==> flow/design.v <==
`timescale 1ns / 1ps
module BlankingForNSC( Sau,Sam,Sal, Sbu,Sbm,Sbl, Scu,Scm,Scl, Sfu,Sfm,Sfl, clk, 
                       Sauo,Samo,Salo, Sbuo,Sbmo,Sblo, Scuo,Scmo,Sclo, Sfuo,Sfmo,Sflo );
input Sau,Sam,Sal, Sbu,Sbm,Sbl, Scu,Scm,Scl, Sfu,Sfm,Sfl, clk;
output reg Sauo,Samo,Salo, Sbuo,Sbmo,Sblo, Scuo,Scmo,Sclo, Sfuo,Sfmo,Sflo;
integer iau = 0, iam = 0, ial =0;
integer ibu = 0, ibm = 0, ibl =0;
integer icu = 0, icm = 0, icl =0;
integer ifu = 0, ifm = 0, ifl =0;
always @(posedge clk)     
	begin
		if(Sau)
			begin
				if(iau >= 8)         
					Sauo = Sau;        
				else
					begin
						Sauo = 0;
						iau = iau + 1;
					end
			end
		else
			begin
				Sauo = Sau;
				iau = 0;
			end
		if(Sam)
			begin
				if(iam >= 8)
					Samo = Sam;
				else
					begin
						Samo = 0;
						iam = iam + 1;
					end
			end
		else
			begin
				Samo = Sam;
				iam = 0;
			end
		if(Sal)
			begin
				if(ial >= 8)
					Salo = Sal;
				else
					begin
						Salo = 0;
						ial = ial + 1;
					end
			end
		else
			begin
				Salo = Sal;
				ial = 0;
			end			
		if(Sbu)
			begin
				if(ibu >= 8)
					Sbuo = Sbu;
				else
					begin
						Sbuo = 0;
						ibu = ibu + 1;
					end
			end
		else
			begin
				Sbuo = Sbu;
				ibu = 0;
			end
		if(Sbm)
			begin
				if(ibm >= 8)
					Sbmo = Sbm;
				else
					begin
						Sbmo = 0;
						ibm = ibm + 1;
					end
			end
		else
			begin
				Sbmo = Sbm;
				ibm = 0;
			end
		if(Sbl)
			begin
				if(ibl >= 8)
					Sblo = Sbl;
				else
					begin
						Sblo = 0;
						ibl = ibl + 1;
					end
			end
		else
			begin
				Sblo = Sbl;
				ibl = 0;
			end			
		if(Scu)
			begin
				if(icu >= 8)
					Scuo = Scu;
				else
					begin
						Scuo = 0;
						icu = icu + 1;
					end
			end
		else
			begin
				Scuo = Scu;
				icu = 0;
			end
		if(Scm)
			begin
				if(icm >= 8)
					Scmo = Scm;
				else
					begin
						Scmo = 0;
						icm = icm + 1;
					end
			end
		else
			begin
				Scmo = Scm;
				icm = 0;
			end
		if(Scl)
			begin
				if(icl >= 8)
					Sclo = Scl;
				else
					begin
						Sclo = 0;
						icl = icl + 1;
					end
			end
		else
			begin
				Sclo = Scl;
				icl = 0;
			end			
		if(Sfu)
			begin
				if(ifu >= 8)
					Sfuo = Sfu;
				else
					begin
						Sfuo = 0;
						ifu = ifu + 1;
					end
			end
		else
			begin
				Sfuo = Sfu;
				ifu = 0;
			end
		if(Sfm)
			begin
				if(ifm >= 8)
					Sfmo = Sfm;
				else
					begin
						Sfmo = 0;
						ifm = ifm + 1;
					end
			end
		else
			begin
				Sfmo = Sfm;
				ifm = 0;
			end
		if(Sfl)
			begin
				if(ifl >= 8)
					Sflo = Sfl;
				else
					begin
						Sflo = 0;
						ifl = ifl + 1;
					end
			end
		else
			begin
				Sflo = Sfl;
				ifl = 0;
			end			
	end
endmodule
Reports on BlankingForNSC:

What the tools print for BlankingForNSC, step after step.
Lines are those of the file above, counted from 1.
Library cell names are shortened.
A cell with - has no value.

* top: BlankingForNSC
* clock input: clk
* standard-cell library: sky130hd
* library corner: tt_025C_1v80

Word-level counts:

Source: Yosys, flattened and elaborated, memories not mapped. Widths are those after wreduce; folded enables and synchronous resets count as part of the registers. Registers that Yosys merges into a memory's read port (data or address) are not register bits. Print and check cells do not count. Equal cells are merged and count once.

* register bits after elaboration: 396

* $add $sub $neg: 12
* mux-type cells: 12
* $lt $le $gt $ge: 12

Operators with widths (count)
* adder 32 x 2 -> 32 bit (second input constant): 12
* greater-or-equal comparator 32 x 5 -> 1 bit (second input constant): 12
* two-way mux 1 bit: 12

Logic depth:

Longest topological path by Yosys (ltp), each cell counted once; first at word level (registers and memories cut), then after technology mapping (sequential cells cut; the memories' decode and read muxes count).

* depth in word-level cells: 2
* ABC_AREA: 0
* depth in mapped cells: 8
* gate-level depth less buffers: 6

Netlist:

Source: synth_stat.txt of the flow (Yosys; design flattened, memories mapped). It holds for the ABC_AREA given above (unset counts as 0); a run with the other value may have another netlist.

* cell area after synthesis: 20086.8 um^2
* mapped flip-flops: 396
* buffer cells: 139
* standard cells after synthesis: 2446

Cell types
* dfxtp_1: count 396, total area 7.93E+03 um^2
* or4_1: count 151, total area 1.13E+03 um^2
* a21oi_1: count 217, total area 1.09E+03 um^2
* o31ai_1: count 133, total area 998.458 um^2
* or3_1: count 125, total area 782 um^2
* nand2_1: count 201, total area 754.474 um^2
* nor4_1: count 117, total area 731.952 um^2
* nand3_1: count 139, total area 695.667 um^2
* mux2i_1: count 67, total area 670.643 um^2
* nand4_1: count 104, total area 650.624 um^2
* o21ai_0: count 118, total area 590.566 um^2
* clkbuf_1: count 134, total area 502.982 um^2
* nand2b_1: count 60, total area 375.36 um^2
* ha_1: count 24, total area 300.288 um^2
* inv_1: count 73, total area 274.013 um^2
* and4_1: count 31, total area 271.51 um^2
* nor2_1: count 69, total area 258.998 um^2
* and3_1: count 41, total area 256.496 um^2

Other cell types: 35; their cells: 246.

Path before layout:

Source: OpenSTA report_checks on the synthesized netlist (no wires, ideal clock, input and output delay 20% of the period each), path of least setup slack; recovery checks are left aside. Register names are those of the netlist, which keeps one name where synthesis merged equal registers.

* kind: reg2reg
* start point: register ifm[17]
* end point: register ifm[20]
* path buffers: 2
* data required time: 2.125 ns
* data arrival time: 2.029 ns
* stages on the path: 8
* setup time: 0.135 ns
* period: 2.26 ns
* path delay: 2.164 ns
* slack: 0.096 ns
* period reached after synthesis: 2.164 ns

"path delay" = arrival - input delay + setup time.
"stages on the path": output pins that drive a net of the path, with the launching flip-flop's if there is one; two outputs of one cell count as two.
"period reached after synthesis" is the clock period less the worst setup slack; recovery checks do not enter. This is arithmetic on one report: input and output delays are still those of the set period (20% each).
The rows between start and end are the longest chain of elaborated cells between them; the timing report does not say that the signal goes this way. Where chains are equally long, one stands for them.
A line is the first line of the expression or statement that the cell stems from. Yosys adds cells for indexed reads and writes and turns some case tables into memories.

* cell sequence: dfxtp_1 buf_2 or4_1 nor4_1 a32oi_1 clkbuf_1 o311ai_0 o41ai_1
* length of the longest elaborated chain: 1

Ends and longest elaborated chain, after synthesis
* from (decl): line 9 `integer ifu = 0, ifm = 0, ifl =0;`
* from (assign): line 169 `ifm = ifm + 1;`
* from (assign): line 175 `ifm = 0;`
* adder 32 x 2 -> 32 bit: line 169
* to (assign): line 169
* to (assign): line 175
* to (decl): line 9

Path in the finished layout:

Path of least setup slack in the final report of entry A (OpenROAD, finished layout, wires in). Where an end is a register, its clock arrival counts in the times.

* kind: reg2reg
* start point: register icu[11]
* end point: register icu[26]
* stages on the path: 7
* data arrival time: 2.87 ns
* period: 2.47 ns
* setup time: 0.07 ns
* slack: 0.11 ns
* data required time: 2.97 ns
* path buffers: 1

The rows between start and end are the longest chain of elaborated cells between them; the timing report does not say that the signal goes this way. Where chains are equally long, one stands for them.

* cell sequence: dfxtp_1 or4_1 nor3_1 a41oi_4 buf_12 or4_1 a21oi_1
* length of the longest elaborated chain: 1

Ends and longest elaborated chain, after layout
* from (decl): line 8 `integer icu = 0, icm = 0, icl =0;`
* from (assign): line 109 `icu = icu + 1;`
* from (assign): line 115 `icu = 0;`
* adder 32 x 2 -> 32 bit: line 109
* to (assign): line 109
* to (assign): line 115
* to (decl): line 8

Memo
Re: implementation data of BlankingForNSC

BlankingForNSC through Yosys and OpenROAD on sky130hd: 2 stored runs, unordered, with their settings and measured results. The constraints put input and output delay at 20% of the set period each and load the outputs with 0.01 pF.
"clock period reached" = clock period - worst setup slack. The figure is calculated, with input and output delays left at 20% of the set period.

### Entry A

==> flow/run.sh <==
#!/bin/bash
# the make line also repeats the synthesis and layout settings of config.mk as NAME=value (left out here)
make -C /OpenROAD-flow-scripts/flow DESIGN_CONFIG=/design/flow/config.mk WORK_HOME=/design/flow/orfs CLKGATE_MAP_FILE= finish
==> flow/config.mk <==
export PLATFORM = sky130hd
export DESIGN_NAME = BlankingForNSC
export DESIGN_NICKNAME = BlankingForNSC
export VERILOG_FILES = /design/flow/design.v
export SDC_FILE = /design/flow/constraint.sdc
export NUM_CORES = 4
export LEC_CHECK = 0
export CAP_MARGIN = 20
export CORE_MARGIN = 2
export CORE_UTILIZATION = 48
export SLEW_MARGIN = 20
==> flow/constraint.sdc <==
create_clock -name core_clock -period 2.47 [get_ports {clk}]
set_input_delay 0.4940 -clock core_clock [delete_from_list [all_inputs] [get_ports {clk}]]
set_output_delay 0.4940 -clock core_clock [all_outputs]
set_load 0.01 [all_outputs]

Results of entry A:
- Clock period reached: 2.365 ns
- Setup slack of the worst path: 0.105 ns
- Chip area in the Yosys report: 20086.8 um^2
- Utilization in the final report: 0.562
- Area inside the die boundary: 43499.4 um^2
- Worst hold slack in the final report: 0.462 ns
- Setup total negative slack: 0.000 ns

### Entry B

==> flow/run.sh <==
#!/bin/bash
# the make line also repeats the synthesis and layout settings of config.mk as NAME=value (left out here)
make -C /OpenROAD-flow-scripts/flow DESIGN_CONFIG=/design/flow/config.mk WORK_HOME=/design/flow/orfs CLKGATE_MAP_FILE= finish
==> flow/config.mk <==
export PLATFORM = sky130hd
export DESIGN_NAME = BlankingForNSC
export DESIGN_NICKNAME = BlankingForNSC
export VERILOG_FILES = /design/flow/design.v
export SDC_FILE = /design/flow/constraint.sdc
export NUM_CORES = 4
export LEC_CHECK = 0
export ABC_AREA = 1
export CAP_MARGIN = 20
export CELL_PAD_IN_SITES_GLOBAL_PLACEMENT = 3
export CORE_ASPECT_RATIO = 0.91
export CORE_MARGIN = 7
export CORE_UTILIZATION = 66
export CTS_CLUSTER_DIAMETER = 172
export CTS_CLUSTER_SIZE = 53
export GPL_ROUTABILITY_DRIVEN = 1
export PLACE_DENSITY = 0.62
export SETUP_SLACK_MARGIN = 0.23
export SLEW_MARGIN = 20
==> flow/constraint.sdc <==
create_clock -name core_clock -period 3.78 [get_ports {clk}]
set_input_delay 0.7560 -clock core_clock [delete_from_list [all_inputs] [get_ports {clk}]]
set_output_delay 0.7560 -clock core_clock [all_outputs]
set_load 0.01 [all_outputs]

Outcome of entry B: did not finish, placement stopped with GPL-0301
